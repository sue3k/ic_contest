==> flow/design.v <==
module lcd_ctrl(clk, reset, datain, cmd, cmd_valid, dataout, output_valid, busy);
input           clk;
input           reset;
input   [7:0]   datain;
input   [2:0]   cmd;
input           cmd_valid;
output reg [7:0]   dataout;
output reg         output_valid;
output reg         busy;
reg cur_state,next_state;  
reg [5:0] img_counter;     
reg [2:0] row,col;         
reg [2:0] row_t,col_t;         
reg [5:0] out_pos;          
reg [2:0] cmd_reg;         
reg [7:0] data_buff[35:0];  
localparam REFLASH     = 3'd0;
localparam LOAD_DATA   = 3'd1;
localparam SHIFT_RIGHT = 3'd2;
localparam SHIFT_LEFT  = 3'd3;
localparam SHIFT_UP    = 3'd4;
localparam SHIFT_DOWN  = 3'd5;
localparam WAIT_CMD = 1'b0;
localparam PROCESS  = 1'b1;
always @ ( posedge clk or posedge reset ) begin    
    if (reset)  
        cur_state <= WAIT_CMD;
    else
        cur_state <= next_state;
end 
always @ ( * ) begin     
    case ( cur_state )
        WAIT_CMD : begin
            if ( cmd_valid )
                next_state = PROCESS;
            else
                next_state = WAIT_CMD;
        end
        PROCESS : begin
            if ( ( cmd_reg == REFLASH ) && img_counter[5:3] == 3'd2 && img_counter[2:0] == 3'd2 )
                next_state = WAIT_CMD;
            else
                next_state = PROCESS;
        end
    endcase
end
always @ (*) begin   
	out_pos = 6*(row+img_counter[5:3])+img_counter[2:0]+col;
end
always @ ( posedge clk or posedge reset ) begin   
    if (reset) begin
        row <= 3'd2;
        col <= 3'd2;
        dataout <= 8'd0;
        output_valid <= 1'd0;
        busy <= 1'd0;
        cmd_reg <= REFLASH;
        img_counter <= 6'd0;
    end
    else begin
        if ( cur_state == WAIT_CMD ) begin
            if ( cmd_valid ) begin
                cmd_reg <= cmd;
                busy <= 1'd1;
            end
            img_counter <= 6'd0;
            output_valid <= 1'd0;
        end
        else begin
            case ( cmd_reg )
                REFLASH : begin
                    dataout <= data_buff[out_pos];
                    if ( img_counter[2:0] == 3'd2 ) begin
                        img_counter[5:3] <= img_counter[5:3] + 1'd1;
                        img_counter[2:0] <= 3'd0;
                    end
                    else begin
                        img_counter <= img_counter + 6'd1;
                    end
                    if ( img_counter[5:3] == 3'd2 && img_counter[2:0] == 3'd2 ) begin
                        busy <= 1'd0;
                    end
                    output_valid <= 1'd1;
                end
                LOAD_DATA : begin
                    if (img_counter == 6'd35) begin
                        img_counter <= 6'd0;
                        cmd_reg <= REFLASH;
                    end
                    else
                        img_counter <= img_counter + 6'd1;
                    data_buff[img_counter] <= datain;
                    row <= 3'd2;
                    col <= 3'd2;
                end
                SHIFT_RIGHT : begin
		    if (col != 3'd3) begin
		    	col <= col+3'd1;
		    end
		    cmd_reg <= REFLASH;
                end
                SHIFT_LEFT : begin
		    if (col != 3'd0) begin
		    	col <= col-3'd1;
		    end
		    cmd_reg <= REFLASH;
                end
                SHIFT_UP : begin
		    if (row != 3'd0) begin
		    	row <= row-3'd1;
		    end
		    cmd_reg <= REFLASH;
                end
                default : begin  
		    if (row != 3'd3) begin
		    	row <= row+3'd1;
		    end
		    cmd_reg <= REFLASH;
                end
            endcase
        end
    end
end
endmodule
From RTL to reports: lcd_ctrl --
Tool output for the design above, in the order of the flow. Line numbers count from 1 in the design file above. Cell names lack the library's common part. Not given: --
Inputs: design top lcd_ctrl, clock port clk, library sky130hd, timing corner tt_025C_1v80

Elaborated design --
Source: Yosys, flattened and elaborated. Widths are those after wreduce. Registers that Yosys merges into a memory's read port (data or address) are not register bits. Print and check cells do not count. Equal cells are merged and count once.
Storage and ports: register bits 314, output and inout bits 10, word-level cells 224
Cells by class: add/subtract/negate cells 9, $mul 1, equality and inequality tests 86, multiplexer cells 28, bitwise operators 3, reductions and logical operators 53
Operators by type and width (count):
- parallel mux 8 bit (select 36 bit) | 1
- equality test 6 x 5 -> 1 bit (second input constant) | 32
- AND reduction 4 bit | 38
- equality test 6 x 4 -> 1 bit (second input constant) | 16
- equality test 6 x 3 -> 1 bit (second input constant) | 8
- equality test 6 bit (second input constant) | 8
- 2-to-1 mux 3 bit | 13
- equality test 6 x 2 -> 1 bit (second input constant) | 4
- parallel mux 3 bit (select 3 bit) | 2
- parallel mux 3 bit (select 2 bit) | 3
- equality test 3 x 2 -> 1 bit (second input constant) | 4
- nonzero test 3 bit | 4
- equality test 6 x 1 -> 1 bit (second input constant) | 2
- adder 6 x 3 -> 6 bit | 2
- zero test 6 bit | 2
- multiplier 2 x 4 -> 5 bit (first input constant) | 1
- adder 3 x 1 -> 3 bit (second input constant) | 3
- != test 2 bit (second input constant) | 4
- 2-to-1 mux 1 bit | 8
- subtractor 3 x 1 -> 3 bit (second input constant) | 2
- != test 3 x 2 -> 1 bit (second input constant) | 2
- AND reduction 3 bit | 2
- adder 6 x 1 -> 6 bit (second input constant) | 1
- != test 2 x 1 -> 1 bit (second input constant) | 2
- adder 3 x 3 -> 4 bit | 1
- logical AND 1 bit | 3
- inverter 1 bit | 3
- equality test 3 x 1 -> 1 bit (second input constant) | 1
Other operator kinds: 8; their cells: 8.

Depth --
Depth = most cells in a row (Yosys ltp): at word level without a register or memory, in the mapped netlist without a sequential cell, where the memories' decode and read muxes count.
Logic depth: word-level depth 6, ABC_AREA 1, depth in mapped cells 26, depth with buffers taken out 24

Mapped cells and area --
Yosys stat after the flow's synthesis: flattened, memories mapped to cells. It holds for the ABC_AREA given above (unset counts as 0); a run with the other value may have another netlist.
Mapped netlist: standard cells after synthesis 1262, chip area (Yosys) 0.0138445 sq mm, sequential part of the area 0.0093014 sq mm, mapped flip-flops 314
Cells by type (count):
- edfxtp_1 | 288
- nand3_1 | 295
- nand2_1 | 219
- nor2_1 | 168
- dfrtp_1 | 24
- inv_1 | 76
- ha_1 | 16
- nand4_1 | 31
- buf_2 | 31
- fa_1 | 7
- a21oi_1 | 18
- o21ai_0 | 14
- o211ai_1 | 8
- clkbuf_1 | 14
- dfstp_2 | 2
- xor2_1 | 6
- buf_4 | 6
- nor2_2 | 7
Other cell types: 16; their cells: 32.

Worst setup path after synthesis --
Source: OpenSTA report_checks on the synthesized netlist (no wires, ideal clock, input and output delay 20% of the period each), path of least setup slack; recovery checks are left aside. Register names are those of the netlist, which keeps one name where synthesis merged equal registers.
Timing path post-synthesis: kind reg2reg, start register img_counter[3], end register dataout[2], clock period 3.95 ns, arrival 3.744 ns, required time 3.834 ns, slack 0.090 ns, delay of the path 3.860 ns, stages on the path 20, buffers on the path 1, synthesis period reached 3.86 ns
"delay of the path" = arrival - input delay + setup time. "stages on the path": output pins that drive a net of the path, with the launching flip-flop's if there is one; two outputs of one cell count as two. "synthesis period reached" = period - worst setup slack (recovery checks aside). The figure is calculated, with input and output delays left at 20% of the set period. Between the ends stands the longest chain of elaborated cells between them, by number of cells; it is not shown to be the way that was timed. Of several equally long chains one is given. Each line given opens the expression or statement behind the cell; cells for indexed reads and writes are added by Yosys, which also makes memories of some case tables. A register here has more assigning lines than the two given.
Between the ends, post-synthesis: path through dfrtp_1 -> ha_1 -> fa_1 -> ha_1 -> inv_1 -> fa_1 -> fa_1 -> xnor2_1 -> nand2_1 -> nor2_1 -> o211ai_1 -> nand2_1 -> nor2_1 -> nand2_1 -> nor2_4 -> buf_6 -> nor2_1 -> nand2_1 -> nand2_1 -> nand2_1, cells in the longest elaborated chain 6
Ends and longest elaborated chain, post-synthesis:
- start, declared | line 11 | reg [5:0] img_counter;
- start, assigned | line 74 | img_counter[5:3] <= img_counter[5:3] + 1'd1;
- start, assigned | line 78 | img_counter <= img_counter + 6'd1;
- adder 3 x 3 -> 4 bit | line 48 | out_pos = 6*(row+img_counter[5:3])+img_counter[2:0]+col;
- multiplier 2 x 4 -> 5 bit | line 48
- adder 6 x 3 -> 6 bit (2 in a row) | line 48
- equality test 6 bit | line 72 | dataout <= data_buff[out_pos];
- parallel mux 8 bit (select 36 bit) | line 72
- end, assigned | line 54 | dataout <= 8'd0;
- end, assigned | line 72
- end, declared | line 7 | output reg [7:0]   dataout;

Worst path after layout --
Path of least setup slack in the final report of job 1 (OpenROAD, finished layout, wires in). Where an end is a register, its clock arrival counts in the times.
Timing path after layout: kind reg2reg, start register img_counter[3], end register dataout[7], clock period 4.55 ns, arrival 4.62 ns, required time 4.99 ns, slack 0.38 ns, stages on the path 26, buffers on the path 3
Between the ends stands the longest chain of elaborated cells between them, by number of cells; it is not shown to be the way that was timed. Of several equally long chains one is given. A register here has more assigning lines than the two given.
Between the ends, after layout: path through dfrtp_1 -> ha_2 -> fa_1 -> ha_1 -> inv_2 -> fa_2 -> fa_2 -> inv_2 -> nand2_1 -> nand2_1 -> inv_1 -> nor2_2 -> nand3_2 -> nand2_4 -> buf_4 -> buf_12 -> nor2_4 -> buf_4 -> nand3_1 -> nand3_2 -> nor2_4 -> nand3_4 -> nor2_4 -> nand2_2 -> nand2_1 -> nand2_1, cells in the longest elaborated chain 6
Ends and longest elaborated chain, after layout:
- start, declared | line 11 | reg [5:0] img_counter;
- start, assigned | line 74 | img_counter[5:3] <= img_counter[5:3] + 1'd1;
- start, assigned | line 78 | img_counter <= img_counter + 6'd1;
- adder 3 x 3 -> 4 bit | line 48 | out_pos = 6*(row+img_counter[5:3])+img_counter[2:0]+col;
- multiplier 2 x 4 -> 5 bit | line 48
- adder 6 x 3 -> 6 bit (2 in a row) | line 48
- equality test 6 bit | line 72 | dataout <= data_buff[out_pos];
- parallel mux 8 bit (select 36 bit) | line 72
- end, assigned | line 54 | dataout <= 8'd0;
- end, assigned | line 72
- end, declared | line 7 | output reg [7:0]   dataout;

Add stored flow runs of lcd_ctrl

Measured data: module lcd_ctrl, platform sky130hd, 2 stored runs of the flow under differing settings, order arbitrary. Input and output delays are each 20% of the period that was set; the output load is 0.01 pF.
"period reached" is the run's clock period less its worst setup slack. It is reckoned from that one timing run; input and output delays stay at 20% of the period that was set.
"critical setup path time" is the time allowed to the run's worst setup path (the clock period less input and output delay, where it has them) less its slack. Clock arrival times count: a late capture clock shortens it, a late launch clock lengthens it.

* Job 1 | settings: period_ns 4.55; CORE_UTILIZATION 28; SETUP_SLACK_MARGIN 0.45; PLACE_DENSITY_LB_ADDON 0.07; CELL_PAD_IN_SITES_GLOBAL_PLACEMENT 0; CELL_PAD_IN_SITES_DETAIL_PLACEMENT 1; TNS_END_PERCENT 75; ABC_AREA 1; GPL_ROUTABILITY_DRIVEN 1; CTS_CLUSTER_DIAMETER 243; SLEW_MARGIN 40; MIN_ROUTING_LAYER met1; CAP_MARGIN 20; CORE_MARGIN 2 | results: synthesis area 0.0138445 sq mm; die size 0.0512388 sq mm; standard-cell area after layout 0.0181074 sq mm; utilization 37.1 %; setup slack of the worst path 0.375 ns; setup TNS 0.000 ns; final worst hold slack 0.490 ns; period reached 4.175 ns; critical setup path time 4.17 ns; worst setup path kind reg2reg
* Job 2 | settings: period_ns 4.12; CAP_MARGIN 20; CORE_MARGIN 2; CORE_UTILIZATION 40; SLEW_MARGIN 20 | results: synthesis area 0.013777 sq mm; die size 0.0359425 sq mm; standard-cell area after layout 0.0175331 sq mm; utilization 52.0 %; setup slack of the worst path -0.237 ns; setup TNS -1.480 ns; final worst hold slack 0.480 ns; period reached 4.357 ns; critical setup path time 4.36 ns; worst setup path kind reg2reg
